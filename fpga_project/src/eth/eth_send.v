==> flow/design.v <==
parameter MIIM_CLK_DIVIDER = 20;
`timescale 1ns/1ns
module eth_send(
	rst_n,
	tx_go,
	data_length,
	des_mac,
	src_mac,
	type_length,
	CRC_Result,
	CRC_EN,
	send_done,
	fifo_rdreq,
	fifo_rddata,
	fifo_rdclk,
	mii_tx_clk,
	mii_tx_en,
	mii_tx_er,
	mii_tx_data
);
	input rst_n;  
	input tx_go;  
	input [47:0]des_mac;  
	input [47:0]src_mac;  
	input [15:0]type_length;	 
	input [31:0]CRC_Result;	 
	output CRC_EN;
	output reg send_done;  
	input [11:0]data_length;	 
	output fifo_rdreq;	 
	input [3:0]fifo_rddata;	 
	output fifo_rdclk;	 
	input mii_tx_clk;  
	output reg mii_tx_en;	 
	output mii_tx_er;	 
	output reg [3:0]mii_tx_data;	 
	reg [5:0] cnt;		 
	reg en_tx;	 
	wire en_tx_data;	 
	reg [11:0]data_num;	 
	reg [47:0]r_des_mac;  
	reg [15:0]r_type_length;	 
	assign fifo_rdreq = en_tx_data;	 
	assign fifo_rdclk = mii_tx_clk;	 
	always@(posedge mii_tx_clk)
	if(tx_go)
		r_des_mac <= des_mac;
	else
		r_des_mac <= r_des_mac;
	always@(posedge mii_tx_clk)
	if(tx_go)
		r_type_length <= type_length;
	else
		r_type_length <= r_type_length;
	always@(posedge mii_tx_clk or negedge rst_n)
	if(!rst_n)
		en_tx <= #1  1'd0;
	else if(tx_go)
		en_tx <= #1  1'd1;
	else if(cnt >= 53) 
		en_tx <= #1  1'd0;
	always@(posedge mii_tx_clk or negedge rst_n)
	if(!rst_n)
		cnt <= #1  6'd0;
	else if(en_tx)begin
		if(!en_tx_data) 
			cnt <= #1  cnt + 6'd1;
		else	 
			cnt <= #1  cnt;
	end
	else
		cnt <= #1  6'd0;		
	assign en_tx_data = (cnt == 45) && (data_num > 1);
	always@(posedge mii_tx_clk or negedge rst_n)
	if(!rst_n)
		data_num <= #1  0;
	else if(tx_go)
		data_num <= #1  data_length;
	else if(en_tx_data)
		data_num <= #1  data_num - 1'b1;
	else
		data_num <= #1  data_num;
	assign CRC_EN = ((cnt > 17) && (cnt <= 46));
	always@(posedge mii_tx_clk or negedge rst_n)
	if(!rst_n)
		mii_tx_data <= #1  4'd0;
	else begin
		case(cnt)
			1, 2, 3, 4, 5, 6, 7, 8, 9, 10, 11, 12, 13, 14, 15:
				mii_tx_data <= #1  4'h5;	 
			16: mii_tx_data <= #1  4'hd;	 
			17: mii_tx_data <= #1  r_des_mac[43:40];
			18: mii_tx_data <= #1  r_des_mac[47:44];
			19: mii_tx_data <= #1  r_des_mac[35:32];
			20: mii_tx_data <= #1  r_des_mac[39:36];
			21: mii_tx_data <= #1  r_des_mac[27:24];
			22: mii_tx_data <= #1  r_des_mac[31:28];
			23: mii_tx_data <= #1  r_des_mac[19:16];
			24: mii_tx_data <= #1  r_des_mac[23:20];
			25: mii_tx_data <= #1  r_des_mac[11:8];
			26: mii_tx_data <= #1  r_des_mac[15:12];
			27: mii_tx_data <= #1  r_des_mac[3:0];
			28: mii_tx_data <= #1  r_des_mac[7:4];
			29: mii_tx_data <= #1  src_mac[43:40];
			30: mii_tx_data <= #1  src_mac[47:44];
			31: mii_tx_data <= #1  src_mac[35:32];
			32: mii_tx_data <= #1  src_mac[39:36];
			33: mii_tx_data <= #1  src_mac[27:24];
			34: mii_tx_data <= #1  src_mac[31:28];
			35: mii_tx_data <= #1  src_mac[19:16];
			36: mii_tx_data <= #1  src_mac[23:20];
			37: mii_tx_data <= #1  src_mac[11:8];
			38: mii_tx_data <= #1  src_mac[15:12];
			39: mii_tx_data <= #1  src_mac[3:0];
			40: mii_tx_data <= #1  src_mac[7:4];
			41: mii_tx_data <= #1  r_type_length[11:8];
			42: mii_tx_data <= #1  r_type_length[15:12];
			43: mii_tx_data <= #1  r_type_length[3:0];
			44: mii_tx_data <= #1  r_type_length[7:4];
			45: mii_tx_data <= #1  fifo_rddata;
			46: mii_tx_data <= #1  CRC_Result[31:28];
			47: mii_tx_data <= #1  CRC_Result[27:24];
			48: mii_tx_data <= #1  CRC_Result[23:20];
			49: mii_tx_data <= #1  CRC_Result[19:16];
			50: mii_tx_data <= #1  CRC_Result[15:12];
			51: mii_tx_data <= #1  CRC_Result[11:8];
			52: mii_tx_data <= #1  CRC_Result[7:4];
			53: mii_tx_data <= #1  CRC_Result[3:0];
			54: mii_tx_data <= #1  4'd0;
			default: mii_tx_data <= #1  4'd0;
		endcase
	end
	always@(posedge mii_tx_clk or negedge rst_n)
	if(!rst_n)
		mii_tx_en <= #1  1'b0;
	else if((cnt >= 1) && (cnt <= 53))
		mii_tx_en <= #1  1'b1;
	else
		mii_tx_en <= #1  1'b0;
	always@(posedge mii_tx_clk or negedge rst_n)
	if(!rst_n)
		send_done <= #1  1'b0;
	else if(cnt >= 53)
		send_done <= #1  1'b1;
	else
		send_done <= #1  1'b0;
endmodule
# Step by step through the tools: eth_send
# Tool output for the design above, in the order of the flow.
# Line numbers count from 1 in the design file above.
# Library cell names are shortened.
# The mark - stands for no value.
[inputs]
top = "eth_send"
clock = "mii_tx_clk"
library = "sky130hd"
lib_corner = "tt_025C_1v80"

# Elaborated design
# Source: Yosys, flattened and elaborated, memories not mapped. Widths are those after wreduce. Registers that Yosys merges into a memory's read port (data or address) are not register bits. Print and check cells do not count. Equal cells are merged and count once.
[classes]
add_sub_neg = 2
cmp = 6
n_eq = 54
muxes = 9
n_reduce_logical = 6
[ops]
columns = ["operator", "count"]
rows = [
  ["4-bit parallel mux with 39-bit select", 1],
  ["6-bit == test with constant B", 22],
  ["6-bit by 5-bit == test with 1-bit output with constant B", 16],
  ["6-bit by 4-bit == test with 1-bit output with constant B", 8],
  ["6-bit by 3-bit == test with 1-bit output with constant B", 4],
  ["12-bit two-way mux", 2],
  ["15-bit OR reduction", 1],
  ["12-bit by 1-bit subtractor with 12-bit output with constant B", 1],
  ["12-bit by 1-bit greater-than comparator with 1-bit output with constant B", 1],
  ["6-bit by 2-bit == test with 1-bit output with constant B", 2],
  ["6-bit less-or-equal comparator with constant B", 2],
  ["6-bit two-way mux", 2],
  ["6-bit by 1-bit adder with 6-bit output with constant B", 1],
  ["6-bit by 1-bit >= comparator with 1-bit output with constant B", 1],
  ["6-bit by 1-bit == test with 1-bit output with constant B", 1],
  ["6-bit by 5-bit greater-than comparator with 1-bit output with constant B", 1],
  ["6-bit >= comparator with constant B", 1],
  ["2-bit nonzero test", 2],
  ["1-bit two-way mux", 4],
  ["1-bit logical AND", 3],
  ["2-bit inequality test with constant B", 1],
]
[word_totals]
ff_bits = 89
output_inout_bits = 10
elab_cells = 85

# Depth
# Depth = most cells in a row (Yosys ltp): at word level without a register or memory, in the mapped netlist without a sequential cell, where the memories' decode and read muxes count.
[depth]
word_depth = 4
ABC_AREA = 0
depth_mapped = 9
mapped_depth_nobuf = 7

# After synthesis
# The flow's flattened synthesis, as Yosys stat reports it; memories are mapped. The netlist is that of the ABC_AREA named above (0 if unset); the other value can give another one.
# The area totals of this step are shown rounded.
[mapped]
cell_count = 418
synth_area_um2 = 4730
seqArea_um2 = 2550
ffs = 89
[by_type]
columns = ["cell", "count", "type_area_um2"]
rows = [
  ["edfxtp_1", 64, 1.92E+03],
  ["dfrtp_1", 25, 625.6],
  ["nand2_1", 33, 123.869],
  ["a32oi_1", 14, 122.618],
  ["a31oi_1", 17, 106.352],
  ["and3_1", 15, 93.84],
  ["ha_1", 7, 87.584],
  ["o21ai_0", 17, 85.082],
  ["mux2i_1", 8, 80.077],
  ["clkbuf_1", 21, 78.826],
  ["a22o_1", 8, 70.067],
  ["nand3_1", 14, 70.067],
  ["xor2_1", 8, 70.067],
  ["a22oi_1", 9, 67.565],
  ["mux2_2", 6, 67.565],
  ["o2111ai_1", 7, 61.309],
  ["nand4_1", 9, 56.304],
  ["nor3_1", 11, 55.053],
]
# Other cell types: 43; their cells: 125.

Ticket comment

Measured results for eth_send: 2 stored runs of the Yosys and OpenROAD flow on sky130hd. The settings differ; the order carries no meaning. The constraints put input and output delay at 20% of the set period each and load the outputs with 0.01 pF.
"achieved_period_ns" means the clock period less the worst setup slack. The figure is calculated, with input and output delays left at 20% of the set period.
"totalPower_mw" rests on the timing tool's default activity at the inputs, not on a simulated workload.
Results are given in rounded form.

# flow run A
==> flow/run.sh <==
#!/bin/bash
# the make line also repeats the synthesis and layout settings of config.mk as NAME=value (left out here)
make -C /OpenROAD-flow-scripts/flow DESIGN_CONFIG=/design/flow/config.mk WORK_HOME=/design/flow/orfs CLKGATE_MAP_FILE= finish
==> flow/config.mk <==
export PLATFORM = sky130hd
export DESIGN_NAME = eth_send
export DESIGN_NICKNAME = eth_send
export VERILOG_FILES = /design/flow/design.v
export SDC_FILE = /design/flow/constraint.sdc
export NUM_CORES = 4
export LEC_CHECK = 0
export CAP_MARGIN = 20
export CELL_PAD_IN_SITES_DETAIL_PLACEMENT = 0
export CORE_MARGIN = 5
export CORE_UTILIZATION = 39
export CTS_CLUSTER_DIAMETER = 150
export GPL_ROUTABILITY_DRIVEN = 0
export MAX_ROUTING_LAYER = met5
export PLACE_DENSITY = 0.44
export SLEW_MARGIN = 20
==> flow/constraint.sdc <==
create_clock -name core_clock -period 3.82 [get_ports {mii_tx_clk}]
set_input_delay 0.7640 -clock core_clock [delete_from_list [all_inputs] [get_ports {mii_tx_clk}]]
set_output_delay 0.7640 -clock core_clock [all_outputs]
set_load 0.01 [all_outputs]

==> flow run A: results <==
totalPower_mw=2.74
yosys.chip_area_um2=4730
finalUtil_frac=0.579
ws_hold_ns=0.617
die_area_um2=14400
ws_setup_ns=0.193
achieved_period_ns=3.627
setup_tns_ns=0.000

# flow run B
==> flow/run.sh <==
#!/bin/bash
# the make line also repeats the synthesis and layout settings of config.mk as NAME=value (left out here)
make -C /OpenROAD-flow-scripts/flow DESIGN_CONFIG=/design/flow/config.mk WORK_HOME=/design/flow/orfs CLKGATE_MAP_FILE= finish
==> flow/config.mk <==
export PLATFORM = sky130hd
export DESIGN_NAME = eth_send
export DESIGN_NICKNAME = eth_send
export VERILOG_FILES = /design/flow/design.v
export SDC_FILE = /design/flow/constraint.sdc
export NUM_CORES = 4
export LEC_CHECK = 0
export CAP_MARGIN = 15
export CELL_PAD_IN_SITES_DETAIL_PLACEMENT = 1
export CELL_PAD_IN_SITES_GLOBAL_PLACEMENT = 0
export CORE_MARGIN = 4
export CORE_UTILIZATION = 52
export CTS_CLUSTER_SIZE = 26
export MIN_ROUTING_LAYER = met1
export PLACE_DENSITY = 0.51
export SLEW_MARGIN = 20
export TNS_END_PERCENT = 60
==> flow/constraint.sdc <==
create_clock -name core_clock -period 1.63 [get_ports {mii_tx_clk}]
set_input_delay 0.3260 -clock core_clock [delete_from_list [all_inputs] [get_ports {mii_tx_clk}]]
set_output_delay 0.3260 -clock core_clock [all_outputs]
set_load 0.01 [all_outputs]

==> flow run B: results <==
outcome="did not finish, placement stopped with DPL-0033"
